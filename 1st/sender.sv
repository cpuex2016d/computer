==> flow/design.v <==
module sender #(
	parameter COUNT_WIDTH = 9,
	parameter COUNT_MAX = 9'd268   
) (
	input logic CLK,
	input logic[7:0] in,
	input logic valid,
	output logic out,
	output logic ready
);
	logic[7:0] buffer;
	logic[COUNT_WIDTH-1:0] count_period = 0;
	logic sending = 1'b0;
	logic[2:0] state = 3'b001;   
	assign ready = !(sending || state[2]);
	always_comb begin
		if (sending) begin
			out <= buffer[state];
		end else begin
			out <= state[0];
		end
	end
	always @(posedge CLK) begin
		if (valid && ready) begin
			state <= 3'b100;
			buffer <= in;
		end
		if (count_period == COUNT_MAX) begin
			count_period <= 0;
			if (sending) begin
				if (state == 3'b111) begin
					sending <= 1'b0;
					state <= 3'b101;
				end else begin
					state <= state + 1;
				end
			end else begin
				if (state[0] == 1'b0) begin
					sending <= 1;
					state <= 3'b000;
				end else begin
					state[2] <= 1'b0;
				end
			end
		end else begin
			if (!ready) begin
				count_period <= count_period + 1;
			end
		end
	end
endmodule
# Step by step through the tools: sender
# Tool output for the design above, in the order of the flow.
# Lines are those of the file above, counted from 1.
# Operators carry their Yosys type and port widths (W data, S select, Z words).
# Library cell names are shortened.
# Not given: n/a
[inputs] design="sender" clk_port="CLK" library="sky130hd" corner="tt_025C_1v80"

# Word level
# Source: Yosys, flattened and elaborated, memories not mapped. Widths are those after wreduce. Registers that Yosys merges into a memory's read port (data or address) are not register bits. Print and check cells do not count. Equal cells are merged and count once.
[classes] shift=1 mux=13 n_eq=2 reduce_logical=4 addsub=2
[op_table] operator="$mux W2" count=5
[op_table] operator="$add A9 B1 Y9 const B" count=1
[op_table] operator="$eq A9 B9 Y1 const B" count=1
[op_table] operator="$shiftx A8 B3 Y1" count=1
[op_table] operator="$mux W1" count=8
[op_table] operator="$add A3 B1 Y3 const B" count=1
[op_table] operator="$eq A3 B3 Y1 const B" count=1
[op_table] operator="$reduce_bool A2 Y1" count=1
[op_table] operator="$logic_and A1 B1 Y1" count=1
[op_table] operator="$logic_or A1 B1 Y1" count=1
[op_table] operator="$logic_not A1 Y1" count=1
[word_totals] register_bits=21 output_inout_bits=2 elab_cells=27

# Longest topological paths
# Depth = most cells in a row (Yosys ltp): at word level without a register or memory, in the mapped netlist without a sequential cell, where the memories' decode and read muxes count.
[logic_depth] ltp_word=7 ABC_AREA=1 ltp_mapped=8 mapped_depth_nobuf=8

# Netlist
# Source: synth_stat.txt of the flow (Yosys; design flattened, memories mapped). It holds for the ABC_AREA given above (unset counts as 0); a run with the other value may have another netlist.
# Totals and module areas in this step are rounded.
[synth_totals] cells=134 synth_area_mm2=0.00106 ff_cells=21 buf_cells=2
[by_type] cell_type="edfxtp_1" count=10
[by_type] cell_type="dfxtp_1" count=11
[by_type] cell_type="nand2_1" count=36
[by_type] cell_type="nor2_1" count=18
[by_type] cell_type="nand3_1" count=11
[by_type] cell_type="inv_1" count=12
[by_type] cell_type="ha_1" count=3
[by_type] cell_type="nand4_1" count=5
[by_type] cell_type="a21oi_1" count=5
[by_type] cell_type="o21ai_1" count=4
[by_type] cell_type="inv_2" count=4
[by_type] cell_type="nor3_1" count=3
[by_type] cell_type="nand2_4" count=1
[by_type] cell_type="nor2_4" count=1
[by_type] cell_type="mux2i_1" count=1
[by_type] cell_type="nand3_2" count=1
[by_type] cell_type="nor3_2" count=1
[by_type] cell_type="buf_4" count=1
# Not listed: further types 6, cells in them 6.

# Worst setup path after synthesis
# OpenSTA on the mapped netlist: ideal clock, no wires. The path of least setup slack (recovery checks aside). Input and output delay are each 20% of the period. Register names are those of the netlist, which keeps one name where synthesis merged equal registers.
[synth_path] path_type="register -> register" start="register sending" end="register buffer[0]" period_ns=1.96 t_arrival_ns=1.049 setup_ns=0.328 path_buffers=1 launch_ns=0.000 setup_slack_ns=0.583 path_delay_ns=1.377 stages=5 synth_period_reached_ns=1.377
# "path_delay_ns" = arrival - input delay + setup time.
# "stages" counts driving pins, that of a launching flip-flop among them; a cell with two outputs on the path counts twice.
# "synth_period_reached_ns" = period - worst setup slack (recovery checks aside). The figure is calculated, with input and output delays left at 20% of the set period.
# The rows between start and end are the longest chain of elaborated cells between them; the timing report does not say that the signal goes this way. Where chains are equally long, one stands for them.
# A line is the first line of the expression or statement that the cell stems from. Yosys adds cells for indexed reads and writes and turns some case tables into memories.
[synth_via] path_cell_list="edfxtp_1 -> buf_4 -> nor2_2 -> nand2_1 -> inv_1" elab_chain_len=3
[synth_rtl] item="start: declaration" line_no=13 source="logic sending = 1'b0;"
[synth_rtl] item="start: assignment" line_no=32 source="sending <= 1'b0;"
[synth_rtl] item="start: assignment" line_no=39 source="sending <= 1;"
[synth_rtl] item="$logic_or A1 B1 Y1" line_no=15 source="assign ready = !(sending || state[2]);"
[synth_rtl] item="$logic_not A1 Y1" line_no=15
[synth_rtl] item="$logic_and A1 B1 Y1" line_no=24 source="if (valid && ready) begin"
[synth_rtl] item="end: assignment" line_no=26 source="buffer <= in;"
[synth_rtl] item="end: declaration" line_no=11 source="logic[7:0] buffer;"
# Nets of the timed path that keep an RTL name, with a line that drives or declares them; the list need not be complete.
[synth_named_nets] signal="ready" line_no=15

Data sheet: physical implementation of sender

module sender, platform sky130hd, 2 stored runs of the flow under differing settings, order arbitrary. Input and output delays are each 20% of the period that was set; the output load is 0.01 pF.

[flow] run 1: files
==> flow/run.sh <==
#!/bin/bash
# the make line also repeats the synthesis and layout settings of config.mk as NAME=value (left out here)
make -C /OpenROAD-flow-scripts/flow DESIGN_CONFIG=/design/flow/config.mk WORK_HOME=/design/flow/orfs CLKGATE_MAP_FILE= finish
==> flow/config.mk <==
export PLATFORM = sky130hd
export DESIGN_NAME = sender
export DESIGN_NICKNAME = sender
export VERILOG_FILES = /design/flow/design.v
export SDC_FILE = /design/flow/constraint.sdc
export NUM_CORES = 4
export LEC_CHECK = 0
export ABC_AREA = 1
export CAP_MARGIN = 20
export CELL_PAD_IN_SITES_GLOBAL_PLACEMENT = 1
export CORE_MARGIN = 2
export CORE_UTILIZATION = 68
export CTS_CLUSTER_DIAMETER = 115
export PLACE_DENSITY = 0.47
export SETUP_SLACK_MARGIN = 0.56
export SLEW_MARGIN = 20
==> flow/constraint.sdc <==
create_clock -name core_clock -period 1.96 [get_ports {CLK}]
set_input_delay 0.3920 -clock core_clock [delete_from_list [all_inputs] [get_ports {CLK}]]
set_output_delay 0.3920 -clock core_clock [all_outputs]
set_load 0.01 [all_outputs]

[flow] run 1: did not finish, placement stopped with GPL-0301

[flow] run 2: files
==> flow/run.sh <==
#!/bin/bash
# the make line also repeats the synthesis and layout settings of config.mk as NAME=value (left out here)
make -C /OpenROAD-flow-scripts/flow DESIGN_CONFIG=/design/flow/config.mk WORK_HOME=/design/flow/orfs CLKGATE_MAP_FILE= finish
==> flow/config.mk <==
export PLATFORM = sky130hd
export DESIGN_NAME = sender
export DESIGN_NICKNAME = sender
export VERILOG_FILES = /design/flow/design.v
export SDC_FILE = /design/flow/constraint.sdc
export NUM_CORES = 4
export LEC_CHECK = 0
export CAP_MARGIN = 20
export CELL_PAD_IN_SITES_DETAIL_PLACEMENT = 1
export CORE_ASPECT_RATIO = 0.93
export CORE_MARGIN = 6
export CORE_UTILIZATION = 55
export GPL_ROUTABILITY_DRIVEN = 1
export GPL_TIMING_DRIVEN = 0
export PLACE_DENSITY_LB_ADDON = 0.13
export SETUP_SLACK_MARGIN = 0.22
export SLEW_MARGIN = 20
export TNS_END_PERCENT = 70
==> flow/constraint.sdc <==
create_clock -name core_clock -period 2.37 [get_ports {CLK}]
set_input_delay 0.4740 -clock core_clock [delete_from_list [all_inputs] [get_ports {CLK}]]
set_output_delay 0.4740 -clock core_clock [all_outputs]
set_load 0.01 [all_outputs]

[flow] run 2: did not finish, routing stopped with DPL-0033
